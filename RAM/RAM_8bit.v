==> flow/design.v <==
module RAM_8bit
#(parameter WIDTH = 8)
(
	input	clk,
		prog_en,					 
		wr_en,						 
		rd_en,						 
	input	[WIDTH - 1:0] sw,				 
	input	[(WIDTH / 2) - 1:0] addr,			 
	inout	[WIDTH - 1:0] bus				 
);
reg [WIDTH - 1:0] mem_reg [0:15];		     		 
assign bus = (rd_en) ? mem_reg[addr] : 8'bz;			 
always @ (posedge clk)
	if (wr_en)
		mem_reg[addr] <= (prog_en) ? sw : bus;		 
endmodule
## Step by step through the tools: RAM_8bit

What the tools print for RAM_8bit, step after step.
Line numbers count from 1 in the design file above.
A cell with n/a has no value.

| design | value |
|---|---|
| design top | RAM_8bit |
| clock input | clk |
| cell library | sky130hd |
| timing corner | tt_025C_1v80 |

## After elaboration

Yosys after proc, flatten, opt, wreduce and memory -nomap, before mapping. Enables and synchronous resets that opt folds into registers are not counted as muxes. Memory bits, and registers merged into a memory's read port (data or address), are not among the register bits. Print and check cells are not counted. Equal cells are merged and count once.
Memory sizes are those after Yosys's memory passes, which may raise the word count (mostly to a power of two), join words into wider ones and drop unused or constant bits.

| storage and ports | value |
|---|---|
| register bits | 0 |
| RAM bits | 128 |
| memories | 1 |
| input port bits | 16 |
| output and inout port bits | 8 |
| cells after elaboration | 6 |

Memories:

| memory | depth | bits a word | rd ports | write ports | line | text |
|---|---|---|---|---|---|---|
| mem_reg | 16 | 8 | 1 | 1 | 12 | `reg [WIDTH - 1:0] mem_reg [0:15];` |

| operators by class | value |
|---|---|
| multiplexer cells | 5 |

Operator list:

| operator | count |
|---|---|
| two-way mux 8 bit | 3 |
| two-way mux 4 bit | 1 |
| two-way mux 1 bit | 1 |

## Depth

Depth = most cells in a row (Yosys ltp): at word level without a register or memory, in the mapped netlist without a sequential cell, where the memories' decode and read muxes count.

| depth | value |
|---|---|
| word-level depth | 3 |
| ABC_AREA | 1 |
| mapped depth | 11 |
| mapped depth without buffers | 9 |

## Synthesis result

Yosys stat after the flow's synthesis: flattened, memories mapped to cells. It holds for the ABC_AREA given above (unset counts as 0); a run with the other value may have another netlist.

| synthesis totals | value |
|---|---|
| cell count | 550 |
| chip area (Yosys) | 5,486.5 um2 |
| area of sequential cells | 3,843.7 um2 |
| flip-flop cells | 128 |

Cell types:

| type | count |
|---|---|
| sky130_fd_sc_hd__edfxtp_1 | 128 |
| sky130_fd_sc_hd__nand2_1 | 354 |
| sky130_fd_sc_hd__buf_2 | 16 |
| sky130_fd_sc_hd__nor2_1 | 18 |
| sky130_fd_sc_hd__nand4_1 | 8 |
| sky130_fd_sc_hd__o21ai_1 | 8 |
| sky130_fd_sc_hd__inv_2 | 6 |
| sky130_fd_sc_hd__nand3_1 | 4 |
| sky130_fd_sc_hd__buf_1 | 3 |
| sky130_fd_sc_hd__buf_4 | 1 |
| sky130_fd_sc_hd__clkbuf_1 | 2 |
| sky130_fd_sc_hd__inv_1 | 2 |

## Path before layout

Path of least setup slack by OpenSTA after synthesis, without wires, with an ideal clock, recovery checks aside; 20% of the period is set as input and as output delay. Where synthesis merged equal registers, the netlist keeps one of their names.

| timing path after synthesis | value |
|---|---|
| kind | input port to flip-flop |
| from | in addr[1] |
| to | mem mem_reg[3][0] |
| period | 2,320 ps |
| library setup time | 370 ps |
| arrival | 1,477 ps |
| required time | 1,950 ps |
| path slack | 472 ps |
| delay of the path | 1,383 ps |
| stages on the path | 4 |
| buffers on the path | 2 |
| period reached after synthesis | 1,848 ps |

"delay of the path" is the arrival time less input delay plus setup time.
"stages on the path": output pins that drive a net of the path, with the launching flip-flop's if there is one; two outputs of one cell count as two.
"period reached after synthesis" = period - worst setup slack (recovery checks aside). The figure is calculated, with input and output delays left at 20% of the set period.
Between the ends stands the longest chain of elaborated cells between them, by number of cells; it is not shown to be the way that was timed. Of several equally long chains one is given.
A line is the first line of the expression or statement that the cell stems from. Yosys adds cells for indexed reads and writes and turns some case tables into memories.
Only ways into the end's enable, where the timed path ends, are counted here.

| between the ends, after synthesis | value |
|---|---|
| path through | sky130_fd_sc_hd__buf_2 > sky130_fd_sc_hd__clkbuf_1 > sky130_fd_sc_hd__nand3_1 > sky130_fd_sc_hd__nor2_1 |
| cells in the longest elaborated chain | 1 |

Ends and longest elaborated chain, after synthesis:

| element | line | text |
|---|---|---|
| start, declared | 9 | `input [(WIDTH / 2) - 1:0] addr,` |
| two-way mux 4 bit | 15 | `if (wr_en)` |
| end, declared | 12 | `reg [WIDTH - 1:0] mem_reg [0:15];` |

## Path in the finished layout

From the final timing report of flow run A: the path of least setup slack in the routed layout; clock arrival at registers is part of the times.
The report prints the path's times to 10 ps; the period is as set.

| timing path after layout | value |
|---|---|
| kind | flip-flop to output port |
| from | mem mem_reg[10][0] |
| to | out bus[0] |
| period | 1,810 ps |
| arrival | 1,410 ps |
| required time | 1,450 ps |
| path slack | 40 ps |
| stages on the path | 7 |
| buffers on the path | 0 |

Between the ends stands the longest chain of elaborated cells between them, by number of cells; it is not shown to be the way that was timed. Of several equally long chains one is given.
A memory read counts as a cell of the chain, while the word-level depth stops at memories.

| between the ends, after layout | value |
|---|---|
| path through | sky130_fd_sc_hd__edfxtp_1 > sky130_fd_sc_hd__nand2_1 > sky130_fd_sc_hd__nand2_1 > sky130_fd_sc_hd__nand2_1 > sky130_fd_sc_hd__nand2_1 > sky130_fd_sc_hd__nand2_1 > sky130_fd_sc_hd__nand4_1 |
| cells in the longest elaborated chain | 2 |

Ends and longest elaborated chain, after layout:

| element | line | text |
|---|---|---|
| start, declared | 12 | `reg [WIDTH - 1:0] mem_reg [0:15];` |
| memory (16 x 8 bit) | 12 |  |
| two-way mux 8 bit | 13 | `assign bus = (rd_en) ? mem_reg[addr] : 8'bz;` |
| end, declared | 10 | `inout [WIDTH - 1:0] bus` |

Data sheet: physical implementation of RAM_8bit

Flow measurements of RAM_8bit on sky130hd: 2 stored runs with different settings, listed in no order. Input and output delays are each 20% of the period that was set; the output load is 0.01 pF.
"period reached" is the run's clock period less its worst setup slack. It is reckoned from that one timing run; input and output delays stay at 20% of the period that was set.
"allowed time less slack (worst setup path)" = time allowed to the worst setup path (clock period - input delay - output delay, where it has them) - its slack; a late launch clock adds to it, a late capture clock takes from it.
"allowed time less slack (worst setup path)" is known to 10 ps.
A setting shown as n/a is not set for that run.

| item | flow run A | flow run B |
|---|---|---|
| period_ns | 1.81 | 2.87 |
| CORE_UTILIZATION | 24 | 68 |
| SETUP_SLACK_MARGIN | 0.32 | -0.21 |
| HOLD_SLACK_MARGIN | 0.24 | n/a |
| ABC_AREA | 1 | n/a |
| CAP_MARGIN | 35 | 30 |
| MAX_ROUTING_LAYER | met4 | met5 |
| CORE_MARGIN | 2 | 2 |
| SLEW_MARGIN | 20 | 20 |
| PLACE_DENSITY | n/a | 0.48 |
| CORE_ASPECT_RATIO | n/a | 0.51 |
| CTS_CLUSTER_SIZE | n/a | 74 |
| MIN_ROUTING_LAYER | n/a | met1 |
| setup slack of the worst path (ps) | 43 | -116 |
| die outline area (um2) | 24,085.5 | 8,489.0 |
| period reached (ps) | 1,767 | 2,986 |
| allowed time less slack (worst setup path) (ps) | 1,410 | 1,840 |
| worst setup path type | flip-flop to output port | input port to output port |
| utilization after routing (%) | 34.8 | 88.2 |
| chip area after synthesis (Yosys) (um2) | 5,486.5 | 5,256.3 |
