==> flow/design.v <==
module ALU
#(parameter WIDTH = 8)
(
	input	clk,
		clr,								 
		en,								 
	input	[1:0] sel,							 
	input	[WIDTH - 1:0]	reg_A,						 
				reg_B,
	inout	[WIDTH - 1:0]	bus
);
localparam	ADD	=	2'b00,						 
		SUB	=	2'b01,
		MLT	=	2'b10,
		DIV	=	2'b11;
reg [WIDTH - 1:0] ALU_reg;							 
assign bus = en ? ALU_reg : 8'bz;						 
always @ (posedge clk)
	begin
		case(sel)
			ADD		:	ALU_reg <= reg_A + reg_B;
			SUB		:	ALU_reg <= reg_A - reg_B;
			MLT		: 	ALU_reg <= reg_A * reg_B;
			DIV		:	ALU_reg <= reg_A / reg_B;
		endcase								 
	end
endmodule
; ---- Reports on ALU
; Tool output for the design above, in the order of the flow.
; Line numbers count from 1 in the design file above.
; Operators carry their Yosys type and port widths (W data, S select, Z words).
; The mark -- stands for no value.
[setup]
design = ALU
clk_port = clk
lib = sky130hd
corner = tt_025C_1v80

; ---- Elaborated design
; Yosys after proc, flatten, opt, wreduce and memory -nomap, before mapping. Enables and synchronous resets that opt folds into registers are not counted as muxes. Memory bits, and registers merged into a memory's read port (data or address), are not among the register bits. Print and check cells are not counted. Equal cells are merged and count once.
[op_classes]
n_addsub = 2
n_mul = 1
n_div = 1
equal = 3
n_mux = 2
n_reduce_logical = 1
[ops]
columns = op, count
row1 = $div A8 B8 Y8, 1
row2 = $mul A8 B8 Y8, 1
row3 = $pmux W8 S4, 1
row4 = $add A8 B8 Y8, 1
row5 = $sub A8 B8 Y8, 1
row6 = $mux W8, 1
row7 = $eq A2 B2 Y1 const B, 2
row8 = $eq A2 B1 Y1 const B, 1
row9 = $logic_not A2 Y1, 1
[word_totals]
reg_bits = 8
in_bits = 21

; ---- Depth
; Depth = most cells in a row (Yosys ltp): at word level without a register or memory, in the mapped netlist without a sequential cell, where the memories' decode and read muxes count.
[logic_depth]
ltp_word = 2
abc_area = 1
ltp_mapped = 72
ltp_nobuf = 72

; ---- Synthesis result
; Source: synth_stat.txt of the flow (Yosys; design flattened, memories mapped). It holds for the ABC_AREA given above (unset counts as 0); a run with the other value may have another netlist.
[mapped]
mapped_cells = 538
mapped_area_um2 = 3438.3
flip_flops = 8
buffers = 11
[by_type]
columns = cell_type, count, type_area_um2
row1 = sky130_fd_sc_hd__ha_1, 64, 800.768
row2 = sky130_fd_sc_hd__nand2_1, 130, 487.968
row3 = sky130_fd_sc_hd__inv_1, 99, 371.606
row4 = sky130_fd_sc_hd__fa_1, 13, 260.25
row5 = sky130_fd_sc_hd__nand3_1, 33, 165.158
row6 = sky130_fd_sc_hd__dfxtp_1, 8, 160.154
row7 = sky130_fd_sc_hd__xor2_1, 18, 157.651
row8 = sky130_fd_sc_hd__a21oi_1, 25, 125.12
row9 = sky130_fd_sc_hd__nor2_1, 32, 120.115
row10 = sky130_fd_sc_hd__o21ai_0, 21, 105.101
row11 = sky130_fd_sc_hd__xnor2_1, 12, 105.101
row12 = sky130_fd_sc_hd__or2_2, 9, 56.304
row13 = sky130_fd_sc_hd__o21ai_2, 5, 43.792
row14 = sky130_fd_sc_hd__nand3_2, 4, 40.038
row15 = sky130_fd_sc_hd__nand2_2, 6, 37.536
row16 = sky130_fd_sc_hd__a22oi_1, 4, 30.029
row17 = sky130_fd_sc_hd__o211ai_1, 4, 30.029
row18 = sky130_fd_sc_hd__and2_1, 4, 25.024
; Not listed: further types 25, cells in them 47.

; ---- Path before layout
; Path of least setup slack by OpenSTA after synthesis, without wires, with an ideal clock, recovery checks aside; 20% of the period is set as input and as output delay. Where synthesis merged equal registers, the netlist keeps one of their names.
[synth_path]
kind = input port to flip-flop
start = input port reg_B[0]
end = register (no name shown)
tclk_ps = 14100
t_arrival_ps = 10805
slack_ps = 3169
delay_ps = 8111
stages = 65
path_buffers = 0
synth_period_reached_ps = 10931
; "delay_ps" is the arrival time less input delay plus setup time.
; "stages": output pins that drive a net of the path, with the launching flip-flop's if there is one; two outputs of one cell count as two.
; "synth_period_reached_ps" = period - worst setup slack (recovery checks aside). The figure is calculated, with input and output delays left at 20% of the set period.
[synth_between]
cell_sequence = sky130_fd_sc_hd__inv_1 sky130_fd_sc_hd__ha_1 sky130_fd_sc_hd__or2_2 sky130_fd_sc_hd__nand3_1 sky130_fd_sc_hd__nand2_1 sky130_fd_sc_hd__nand2_2 sky130_fd_sc_hd__nand2_1 sky130_fd_sc_hd__ha_1 sky130_fd_sc_hd__nand2_1 sky130_fd_sc_hd__inv_1 sky130_fd_sc_hd__o21ai_0 sky130_fd_sc_hd__a21oi_2 sky130_fd_sc_hd__nand2_1 sky130_fd_sc_hd__nand2_1 sky130_fd_sc_hd__inv_1 sky130_fd_sc_hd__ha_1 sky130_fd_sc_hd__inv_1 sky130_fd_sc_hd__o21bai_1 [29 not listed] sky130_fd_sc_hd__xor2_1 sky130_fd_sc_hd__nand2_1 sky130_fd_sc_hd__and2_1 sky130_fd_sc_hd__ha_1 sky130_fd_sc_hd__inv_1 sky130_fd_sc_hd__nor4_1 sky130_fd_sc_hd__nand4_1 sky130_fd_sc_hd__nand3_1 sky130_fd_sc_hd__inv_1 sky130_fd_sc_hd__nand2_1 sky130_fd_sc_hd__o21ai_0 sky130_fd_sc_hd__ha_1 sky130_fd_sc_hd__a21oi_1 sky130_fd_sc_hd__o21ai_0 sky130_fd_sc_hd__nand2_1 sky130_fd_sc_hd__o2111ai_1 sky130_fd_sc_hd__a22oi_1 sky130_fd_sc_hd__o21ai_0
[synth_rtl]
columns = item, line
row1 = "start, declared", 9  ; reg_B,
; No chain of elaborated cells between the ends is given.

; ---- Worst path after layout
; Path of least setup slack in the final report of job 1 (OpenROAD, finished layout, wires in). Where an end is a register, its clock arrival counts in the times.
; The report prints the path's times to 10 ps; the period is as set.
[layout_path]
kind = input port to flip-flop
start = input port reg_B[0]
end = register (no name shown)
tclk_ps = 16400
t_arrival_ps = 13620
slack_ps = 2870
stages = 65
path_buffers = 1
[layout_between]
cell_sequence = sky130_fd_sc_hd__clkdlybuf4s50_1 sky130_fd_sc_hd__inv_1 sky130_fd_sc_hd__ha_1 sky130_fd_sc_hd__or2_2 sky130_fd_sc_hd__nand3_1 sky130_fd_sc_hd__nand2_1 sky130_fd_sc_hd__nand2_2 sky130_fd_sc_hd__nand2_1 sky130_fd_sc_hd__ha_1 sky130_fd_sc_hd__nand2_1 sky130_fd_sc_hd__inv_1 sky130_fd_sc_hd__o21ai_0 sky130_fd_sc_hd__a21oi_2 sky130_fd_sc_hd__nand2_1 sky130_fd_sc_hd__nand2_1 sky130_fd_sc_hd__inv_1 sky130_fd_sc_hd__ha_1 sky130_fd_sc_hd__inv_1 [29 not listed] sky130_fd_sc_hd__a21oi_1 sky130_fd_sc_hd__xor2_1 sky130_fd_sc_hd__nand2_1 sky130_fd_sc_hd__and2_1 sky130_fd_sc_hd__ha_1 sky130_fd_sc_hd__inv_1 sky130_fd_sc_hd__nor4_1 sky130_fd_sc_hd__nand4_1 sky130_fd_sc_hd__nand3_1 sky130_fd_sc_hd__inv_1 sky130_fd_sc_hd__o21ai_0 sky130_fd_sc_hd__ha_1 sky130_fd_sc_hd__a21oi_1 sky130_fd_sc_hd__o21ai_0 sky130_fd_sc_hd__nand2_1 sky130_fd_sc_hd__o2111ai_1 sky130_fd_sc_hd__a22oi_1 sky130_fd_sc_hd__o21ai_0
[layout_rtl]
columns = item, line
row1 = "start, declared", 9  ; reg_B,
; No chain of elaborated cells between the ends is given.

Data sheet: physical implementation of ALU

ALU through Yosys and OpenROAD on sky130hd: 2 stored runs, unordered, with their settings and measured results. The constraints put input and output delay at 20% of the set period each and load the outputs with 0.01 pF.
By "period_reached_ps" is meant the clock period of the run minus its worst setup slack. This is arithmetic on one report: input and output delays are still those of the set period (20% each).
"total_power_mw" rests on the timing tool's default activity at the inputs, not on a simulated workload.

# job 1
==> flow/run.sh <==
#!/bin/bash
# the make line also repeats the synthesis and layout settings of config.mk as NAME=value (left out here)
make -C /OpenROAD-flow-scripts/flow DESIGN_CONFIG=/design/flow/config.mk WORK_HOME=/design/flow/orfs CLKGATE_MAP_FILE= finish
==> flow/config.mk <==
export PLATFORM = sky130hd
export DESIGN_NAME = ALU
export DESIGN_NICKNAME = ALU
export VERILOG_FILES = /design/flow/design.v
export SDC_FILE = /design/flow/constraint.sdc
export NUM_CORES = 4
export LEC_CHECK = 0
export ABC_AREA = 1
export CAP_MARGIN = 20
export CORE_MARGIN = 2
export CORE_UTILIZATION = 21
export PLACE_DENSITY = 0.67
export SLEW_MARGIN = 0
==> flow/constraint.sdc <==
create_clock -name core_clock -period 16.4 [get_ports {clk}]
set_input_delay 3.2800 -clock core_clock [delete_from_list [all_inputs] [get_ports {clk}]]
set_output_delay 3.2800 -clock core_clock [all_outputs]
set_load 0.01 [all_outputs]

==> job 1: results <==
period_reached_ps=13527
util_pct=24.5
timing.hold.ws_ps=3807
total_power_mw=0.2313
die_footprint_um2=17412.1
setup_ws_ps=2873
synthArea_um2=3438.3
final_setup_tns_ps=0

# job 2
==> flow/run.sh <==
#!/bin/bash
# the make line also repeats the synthesis and layout settings of config.mk as NAME=value (left out here)
make -C /OpenROAD-flow-scripts/flow DESIGN_CONFIG=/design/flow/config.mk WORK_HOME=/design/flow/orfs CLKGATE_MAP_FILE= finish
==> flow/config.mk <==
export PLATFORM = sky130hd
export DESIGN_NAME = ALU
export DESIGN_NICKNAME = ALU
export VERILOG_FILES = /design/flow/design.v
export SDC_FILE = /design/flow/constraint.sdc
export NUM_CORES = 4
export LEC_CHECK = 0
export ABC_AREA = 1
export CAP_MARGIN = 10
export CORE_ASPECT_RATIO = 0.7
export CORE_MARGIN = 2
export CORE_UTILIZATION = 71
export CTS_CLUSTER_SIZE = 20
export GPL_ROUTABILITY_DRIVEN = 1
export GPL_TIMING_DRIVEN = 1
export MIN_ROUTING_LAYER = met1
export PLACE_DENSITY_LB_ADDON = 0.1
export SETUP_SLACK_MARGIN = 1.36
export SLEW_MARGIN = 25
export TNS_END_PERCENT = 45
==> flow/constraint.sdc <==
create_clock -name core_clock -period 10.2 [get_ports {clk}]
set_input_delay 2.0400 -clock core_clock [delete_from_list [all_inputs] [get_ports {clk}]]
set_output_delay 2.0400 -clock core_clock [all_outputs]
set_load 0.01 [all_outputs]

==> job 2: results <==
outcome="not finished: clock tree synthesis ended with error DPL-0038"
